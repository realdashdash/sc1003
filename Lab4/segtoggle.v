==> flow/design.v <==
`timescale 1ns / 1ps
module segtoggle(
    input [3:0] a,
    input [3:0] b,
    input clk,
    input rst,
    input sel,
    output reg [6:0] seg_L,
    output reg [3:0] anode_L     
    );
	wire [1:0] seg7_clk;
    wire [7:0] x, res;
	reg [19:0] count;      
    reg [3:0] selnum;
    always@(posedge(clk))
	   if (rst)         
		  count <= 20'b0;
	   else
		  count <= count+1'b1;
	assign seg7_clk = count[19:18];	   
	assign x = (sel) ? {benchNo_10, benchNo_1} : res;
    always @ *          
    begin
        anode_L=4'b1111;        
        case (seg7_clk)    
            	2'd0 :  begin
                        anode_L=4'b1110;
                        selnum = x[3:0];
                    end
            	2'd1 :  begin
                        anode_L=4'b1101;
                        selnum = x[7:4];
                    end
            	2'd2 :  begin
                        anode_L=4'b1111;     
                        selnum = 4'd0;
                    end
            	2'd3 :  begin
                        anode_L=4'b1111;     
                        selnum = 4'd0;
                    end
        endcase
    end
    wire [3:0] benchNo_10 = 4'd0;   
    wire [3:0] benchNo_1 = 4'd0;    
    assign res = a * b;    
    always @ *
        begin
            case(selnum)
                4'd0    : seg_L = 7'b100_0000;
                4'd1    : seg_L = 7'b111_1001;
                4'd2    : seg_L = 7'b010_0100;
                4'd3    : seg_L = 7'b011_0000;
                4'd4    : seg_L = 7'b001_1001;
                4'd5    : seg_L = 7'b001_0010;
                4'd6    : seg_L = 7'b000_0010;
                4'd7    : seg_L = 7'b111_1000;
                4'd8    : seg_L = 7'b000_0000;
                4'd9    : seg_L = 7'b001_0000;
                4'd10   : seg_L = 7'b000_1000;
                4'd11   : seg_L = 7'b000_0011;
                4'd12   : seg_L = 7'b100_0110;
                4'd13   : seg_L = 7'b010_0001;
                4'd14   : seg_L = 7'b000_0110;
                4'd15   : seg_L = 7'b000_1110;
                default : seg_L = 7'b111_1111;
            endcase
        end
endmodule
# Reports on segtoggle
# Tool output for the design above, in the order of the flow.
# Line numbers count from 1 in the design file above.
# Operators: Yosys type, input widths -> output width; for muxes data width and select width s.
# The mark - stands for no value.
[inputs]
design = "segtoggle"
clk_port = "clk"
library = "sky130hd"
pvt_corner = "tt_025C_1v80"

# Word-level counts
# Yosys after proc, flatten, opt, wreduce and memory -nomap, before mapping. Enables and synchronous resets that opt folds into registers are not counted as muxes. Memory bits, and registers merged into a memory's read port (data or address), are not among the register bits. Print and check cells are not counted. Equal cells are merged and count once.
# Memory sizes are those after Yosys's memory passes, which may raise the word count (mostly to a power of two), join words into wider ones and drop unused or constant bits.
[word_totals]
wordCells = 12
mem_bits_ro = 112
mem_count = 1
reg_bits = 20
inputBits = 11
output_inout_bits = 11
[memory_table]
columns = ["name", "size", "word_bits", "read_ports", "wr", "line_no", "source"]
rows = [
  ["(no name shown)", 16, 7, 1, 0, 49, "case(selnum)"],
]
[classes]
add_sub_neg = 1
n_eq = 3
n_reduce_logical = 2
n_mul = 1
mux = 3
[ops]
columns = ["op", "n"]
rows = [
  ["$mul 4x4->8", 1],
  ["$pmux 4 s3", 2],
  ["$add 20x1->20 const B", 1],
  ["$mux 8", 1],
  ["$eq 2x2->1 const B", 2],
  ["$eq 2x1->1 const B", 1],
  ["$logic_not 2->1", 1],
  ["$reduce_or 2->1", 1],
]

# Logic depth
# Depth = most cells in a row (Yosys ltp): at word level without a register or memory, in the mapped netlist without a sequential cell, where the memories' decode and read muxes count.
[logic_depth]
depth_word = 3
ABC_AREA = 0
depth_mapped = 15
mapped_depth_nobuf = 15

# Mapped cells and area
# The flow's flattened synthesis, as Yosys stat reports it; memories are mapped. The netlist is that of the ABC_AREA named above (0 if unset); the other value can give another one.
# Totals and module areas in this step are rounded.
[mapped]
ffs = 20
mapped_area_mm2 = 0.0017
seqArea_mm2 = 0.0004
cell_count = 196
buf_cells = 7
[types]
columns = ["cell_type", "n", "type_area_um2"]
rows = [
  ["sky130_fd_sc_hd__dfxtp_1", 20, 400.384],
  ["sky130_fd_sc_hd__ha_1", 19, 237.728],
  ["sky130_fd_sc_hd__xor2_1", 12, 105.101],
  ["sky130_fd_sc_hd__nor2_1", 23, 86.333],
  ["sky130_fd_sc_hd__fa_1", 4, 80.077],
  ["sky130_fd_sc_hd__nand2_1", 19, 71.318],
  ["sky130_fd_sc_hd__mux2i_1", 7, 70.067],
  ["sky130_fd_sc_hd__and2_1", 11, 68.816],
  ["sky130_fd_sc_hd__nand3_1", 10, 50.048],
  ["sky130_fd_sc_hd__xnor2_1", 5, 43.792],
  ["sky130_fd_sc_hd__inv_1", 10, 37.536],
  ["sky130_fd_sc_hd__and3_1", 5, 31.28],
  ["sky130_fd_sc_hd__o21ai_0", 6, 30.029],
  ["sky130_fd_sc_hd__buf_4", 3, 22.522],
  ["sky130_fd_sc_hd__mux2_2", 2, 22.522],
  ["sky130_fd_sc_hd__a31oi_4", 1, 21.27],
  ["sky130_fd_sc_hd__a21oi_1", 4, 20.019],
  ["sky130_fd_sc_hd__or3_1", 3, 18.768],
]
# Other cell types: 25; their cells: 32.

# Path before layout
# OpenSTA on the mapped netlist: ideal clock, no wires. The path of least setup slack (recovery checks aside). Input and output delay are each 20% of the period. Register names are those of the netlist, which keeps one name where synthesis merged equal registers.
[synth_path]
kind = "input port to output port"
start = "in b[3]"
end = "out seg_L[4]"
t_arrival_ns = 4.342
driving_pins = 12
tclk_ns = 6.4
path_slack_ns = 0.778
n_path_buf = 0
delay_ns = 3.062
required_ns = 5.120
input_delay_ns = 1.280
output_delay_ns = 1.280
t_first_pin_ns = 1.280
synth_period_reached_ns = 5.622
# "delay_ns" = arrival - input delay + setup time.
# At an output port there is no setup time.
# "driving_pins": output pins that drive a net of the path, with the launching flip-flop's if there is one; two outputs of one cell count as two.
# "synth_period_reached_ns" is the clock period less the worst setup slack; recovery checks do not enter. This is arithmetic on one report: input and output delays are still those of the set period (20% each).
# The rows between start and end are the longest chain of elaborated cells between them; the timing report does not say that the signal goes this way. Where chains are equally long, one stands for them.
# Each line given opens the expression or statement behind the cell; cells for indexed reads and writes are added by Yosys, which also makes memories of some case tables.
# A memory read counts as a cell of the chain, while the word-level depth stops at memories.
[synth_via]
cell_sequence = "sky130_fd_sc_hd__nand2_1 > sky130_fd_sc_hd__fa_1 > sky130_fd_sc_hd__fa_1 > sky130_fd_sc_hd__inv_1 > sky130_fd_sc_hd__ha_1 > sky130_fd_sc_hd__a211o_1 > sky130_fd_sc_hd__a21o_2 > sky130_fd_sc_hd__a31oi_1 > sky130_fd_sc_hd__inv_1 > sky130_fd_sc_hd__ha_1 > sky130_fd_sc_hd__mux2_2 > sky130_fd_sc_hd__o21ai_0"
elab_chain_cells = 4
cone_cells = 4
lines_between = 4
cone_classes = "mul (1); mux (2); memory (1)"
[synth_lines]
columns = ["item", "line_no", "source"]
rows = [
  ["start: declaration", 4, "input [3:0] b,"],
  ["$mul 4x4->8", 46, "assign res = a * b;"],
  ["$mux 8", 21, "assign x = (sel) ? {benchNo_10, benchNo_1} : res;"],
  ["$pmux 4 s3", 25, "case (seg7_clk)"],
  ["$mem_v2 16x7", 49, "case(selnum)"],
  ["end: declaration", 8, "output reg [6:0] seg_L,"],
]

# Timing after layout
# From the final timing report of record 1: the path of least setup slack in the routed layout; clock arrival at registers is part of the times.
[layout_path]
kind = "input port to output port"
start = "in a[0]"
end = "out seg_L[4]"
path_slack_ns = 1.38
tclk_ns = 9.28
input_delay_ns = 1.86
required_ns = 7.42
driving_pins = 14
output_delay_ns = 1.86
t_arrival_ns = 6.05
t_first_pin_ns = 1.86
n_path_buf = 2
# The rows between start and end are the longest chain of elaborated cells between them; the timing report does not say that the signal goes this way. Where chains are equally long, one stands for them.
# A memory read counts as a cell of the chain, while the word-level depth stops at memories.
[layout_via]
cell_sequence = "sky130_fd_sc_hd__clkdlybuf4s50_1 > sky130_fd_sc_hd__nand2_1 > sky130_fd_sc_hd__fa_1 > sky130_fd_sc_hd__fa_1 > sky130_fd_sc_hd__inv_1 > sky130_fd_sc_hd__ha_1 > sky130_fd_sc_hd__a211o_1 > sky130_fd_sc_hd__a21o_2 > sky130_fd_sc_hd__a31oi_1 > sky130_fd_sc_hd__inv_1 > sky130_fd_sc_hd__ha_1 > sky130_fd_sc_hd__mux2_2 > sky130_fd_sc_hd__o21ai_0 > sky130_fd_sc_hd__clkdlybuf4s50_1"
elab_chain_cells = 4
cone_cells = 4
lines_between = 4
cone_classes = "mul (1); mux (2); memory (1)"
[layout_lines]
columns = ["item", "line_no", "source"]
rows = [
  ["start: declaration", 3, "input [3:0] a,"],
  ["$mul 4x4->8", 46, "assign res = a * b;"],
  ["$mux 8", 21, "assign x = (sel) ? {benchNo_10, benchNo_1} : res;"],
  ["$pmux 4 s3", 25, "case (seg7_clk)"],
  ["$mem_v2 16x7", 49, "case(selnum)"],
  ["end: declaration", 8, "output reg [6:0] seg_L,"],
]

# Below are 2 stored runs of the flow (Yosys, OpenROAD; platform sky130hd) on segtoggle, each with its settings and what was measured, unordered. Constraints: input delay and output delay 20% of the set period each, output load 0.01 pF.
# "timing.achieved_period_ns": clock period set for the run, less the worst setup slack. It is reckoned from that one timing run; input and output delays stay at 20% of the period that was set.
# "worst_path_time_ns" means the part of the period allowed to the worst setup path (the constraints hold back 20% at inputs and 20% at outputs) less its slack; where the path has registers, the arrival times of their clocks count too.
# "power_uw" is the tool's figure for a default switching activity; nothing was simulated.
# The measured numbers are rounded.

[[run]]
name = "record 1"
[run.settings]
period_ns = 9.28
CORE_UTILIZATION = 34
SETUP_SLACK_MARGIN = 1.13
PLACE_DENSITY_LB_ADDON = 0.05
HOLD_SLACK_MARGIN = 0.17
CTS_CLUSTER_DIAMETER = 24
CAP_MARGIN = 20
CORE_MARGIN = 2
SLEW_MARGIN = 20
[run.results]
finish.utilization_frac = 0.41
power_uw = 210
final_hold_ws_ns = 0.44
final_setup_tns_ns = 0.000
worst_path_time_ns = 4.19
worst_setup_path_type = "input port to output port"
synth_area_mm2 = 0.0017
die_mm2 = 0.0055
timing.achieved_period_ns = 7.901
cell_area_final_mm2 = 0.0019
worstSetupSlack_ns = 1.4

[[run]]
name = "record 2"
[run.settings]
period_ns = 4.24
CORE_UTILIZATION = 70
PLACE_DENSITY_LB_ADDON = 0.08
CORE_MARGIN = 9
CELL_PAD_IN_SITES_DETAIL_PLACEMENT = 1
TNS_END_PERCENT = 85
GPL_TIMING_DRIVEN = 1
CTS_CLUSTER_SIZE = 25
SLEW_MARGIN = 0
MIN_ROUTING_LAYER = "met2"
CAP_MARGIN = 20
[run.results]
outcome = "no final report: placement broke off with DPL-0033"
